==> flow/design.v <==
module HW9_counter(Q_60, Q_24, clk, rst);
	input clk, rst;
	output reg [5:0] Q_60;
	output reg [4:0] Q_24;
	always @(posedge clk or negedge rst)
	begin
		if(!rst) begin
			Q_60 <= 0; Q_24 <= 0;
		  		   end
		else begin
			  if(Q_60 == 59) begin
				  Q_60 <= 0;
				  if(Q_24 == 23)
					  Q_24 <= 0; 
				  else Q_24 <= Q_24 + 1; 
								  end
			  else Q_60 <= Q_60 + 1;
			  end
	end
endmodule
Reports on HW9_counter
Tool output for the design above, in the order of the flow.
Lines are those of the file above, counted from 1.
Operators carry their Yosys type and port widths (W data, S select, Z words).
Cell names lack the library's common part.
The mark n/a stands for no value.
- top: HW9_counter
- clock input: clk
- standard-cell library: sky130hd
- library corner: tt_025C_1v80

Word-level counts
Yosys after proc, flatten, opt, wreduce and memory -nomap, before mapping. Enables and synchronous resets that opt folds into registers are not counted as muxes. Memory bits, and registers merged into a memory's read port (data or address), are not among the register bits. Print and check cells are not counted. Equal cells are merged and count once.
- bits in registers: 11
- output and inout bits: 11
- noted add/subtract/negate cells: 2
- eq/ne operators at 2
- mux-type cells at 2
- operators by type and width (cell ; number):
    $add A6 B1 Y6 const B ; 1
    $eq A6 B6 Y1 const B ; 1
    $mux W6 ; 1
    $add A5 B1 Y5 const B ; 1
    $eq A5 B5 Y1 const B ; 1
    $mux W5 ; 1

Longest topological paths
Longest topological path by Yosys (ltp), each cell counted once; first at word level (registers and memories cut), then after technology mapping (sequential cells cut; the memories' decode and read muxes count).
- depth in word-level cells: 2
- ABC_AREA: 0
- depth in mapped cells at 4
- gate-level depth less buffers: 4

Netlist
The flow's flattened synthesis, as Yosys stat reports it; memories are mapped. The netlist is that of the ABC_AREA named above (0 if unset); the other value can give another one.
- noted standard cells after synthesis: 46
- synthesis area: 545.5 um^2
- area of sequential cells: 275.3 um^2
- flip-flop cells at 11
- noted buffer cells: 1
- cell types (cell type ; number):
    dfrtp_1 ; 11
    mux2_2 ; 3
    ha_1 ; 2
    nand4_4 ; 1
    nand3_1 ; 4
    xor2_1 ; 2
    o211ai_1 ; 2
    nor3b_2 ; 1
    nand2_1 ; 3
    nor2_1 ; 3
    nor2_4 ; 1
    and4b_1 ; 1
    nor3_2 ; 1
    o21ai_0 ; 2
    a32oi_1 ; 1
    a41oi_1 ; 1
    xnor2_1 ; 1
    nand3b_1 ; 1
Other cell types: 5; their cells: 5.

Worst setup path after synthesis
Source: OpenSTA report_checks on the synthesized netlist (no wires, ideal clock, input and output delay 20% of the period each), path of least setup slack; recovery checks are left aside. Register names are those of the netlist, which keeps one name where synthesis merged equal registers.
- path type: reg2reg
- start: register Q_60[0]
- end: register Q_24[3]
- period at 1.68 ns
- launch time at the first pin at 0.000 ns
- arrival time: 1.408 ns
- noted setup slack: 0.147 ns
- path delay: 1.533 ns
- stages on the path at 5
- path buffers: 0
- synthesis period reached at 1.533 ns
"path delay" = arrival - input delay + setup time.
"stages on the path" counts driving pins, that of a launching flip-flop among them; a cell with two outputs on the path counts twice.
"synthesis period reached" = period - worst setup slack (recovery checks aside). The figure is calculated, with input and output delays left at 20% of the set period.
The rows between start and end are the longest chain of elaborated cells between them; the timing report does not say that the signal goes this way. Where chains are equally long, one stands for them.
Each line given opens the expression or statement behind the cell; cells for indexed reads and writes are added by Yosys, which also makes memories of some case tables.
At most two assigning lines are given for a register; there are more.
- cell sequence: dfrtp_1 -> ha_1 -> nand4_4 -> nor3_2 -> mux2_2
- length of the longest elaborated chain at 1
- elaborated cells between the ends (all ways): 1
- RTL lines, path post-synthesis (item ; RTL line ; RTL):
    start, declared ; 3 ; output reg [5:0] Q_60;
    start, assigned ; 8 ; Q_60 <= 0; Q_24 <= 0;
    start, assigned ; 17 ; else Q_60 <= Q_60 + 1;
    $eq A6 B6 Y1 ; 11 ; if(Q_60 == 59) begin
    end, assigned ; 8 ;
    end, assigned ; 15 ; else Q_24 <= Q_24 + 1;
    end, declared ; 4 ; output reg [4:0] Q_24;

Worst path after layout
Path of least setup slack in the final report of run 1 (OpenROAD, finished layout, wires in). Where an end is a register, its clock arrival counts in the times.
- path type: reg2out
- start: register Q_60[0]
- end: output Q_60[0]
- period at 1.56 ns
- external output delay: 0.31 ns
- launch time at the first pin at 0.26 ns
- arrival time: 1.02 ns
- noted setup slack: 0.23 ns
- stages on the path at 3
- path buffers: 2
At most two assigning lines are given for a register; there are more.
- cell sequence: dfrtp_2 -> buf_4 -> clkdlybuf4s15_1
- length of the longest elaborated chain at 0
- elaborated cells between the ends (all ways): 0
- RTL lines, path post-layout (item ; RTL line ; RTL):
    start, declared ; 3 ; output reg [5:0] Q_60;
    start, assigned ; 8 ; Q_60 <= 0; Q_24 <= 0;
    start, assigned ; 17 ; else Q_60 <= Q_60 + 1;
    end, declared ; 3 ;

Appendix: measured runs

Below are 2 stored runs of the flow (Yosys, OpenROAD; platform sky130hd) on HW9_counter, each with its settings and what was measured, unordered. Constraints: input delay and output delay 20% of the set period each, output load 0.01 pF.
"period achieved": clock period set for the run, less the worst setup slack. It is reckoned from that one timing run; input and output delays stay at 20% of the period that was set.
"time of the worst setup path" means the part of the period allowed to the worst setup path (the constraints hold back 20% at inputs and 20% at outputs) less its slack; where the path has registers, the arrival times of their clocks count too.
"power" rests on the timing tool's default activity at the inputs, not on a simulated workload.

Run 1
Settings were period_ns = 1.56; CORE_UTILIZATION = 32; SETUP_SLACK_MARGIN = 0.28; PLACE_DENSITY_LB_ADDON = 0.15; CORE_ASPECT_RATIO = 1.13; CORE_MARGIN = 4; TNS_END_PERCENT = 90; GPL_TIMING_DRIVEN = 0; CTS_CLUSTER_DIAMETER = 102; CAP_MARGIN = 20; SLEW_MARGIN = 40
- noted the total negative setup slack: 0.000 ns
- noted the post-layout utilization: 54.8 %
- die size: 2430.5 um^2
- standard-cell area after routing at 863.3 um^2
- synthesis area at 545.5 um^2
- noted the period achieved: 1.328 ns
- time of the worst setup path: 1.02 ns
- critical path type: reg2out
- smallest setup slack at 0.232 ns
- power: 0.4835 mW

Run 2
Settings were period_ns = 2.34; CORE_UTILIZATION = 35; PLACE_DENSITY_LB_ADDON = 0.15; HOLD_SLACK_MARGIN = 0.01; CORE_ASPECT_RATIO = 0.9; ABC_AREA = 0; GPL_ROUTABILITY_DRIVEN = 1; CTS_CLUSTER_SIZE = 62; SLEW_MARGIN = 35; MIN_ROUTING_LAYER = met1; MAX_ROUTING_LAYER = met4; CAP_MARGIN = 20; CORE_MARGIN = 2
- noted the total negative setup slack: 0.000 ns
- noted the post-layout utilization: 48.7 %
- die size: 1891.0 um^2
- standard-cell area after routing at 705.7 um^2
- synthesis area at 545.5 um^2
- noted the period achieved: 1.976 ns
- time of the worst setup path: 1.51 ns
- critical path type: reg2out
- smallest setup slack at 0.364 ns
- power: 0.3223 mW
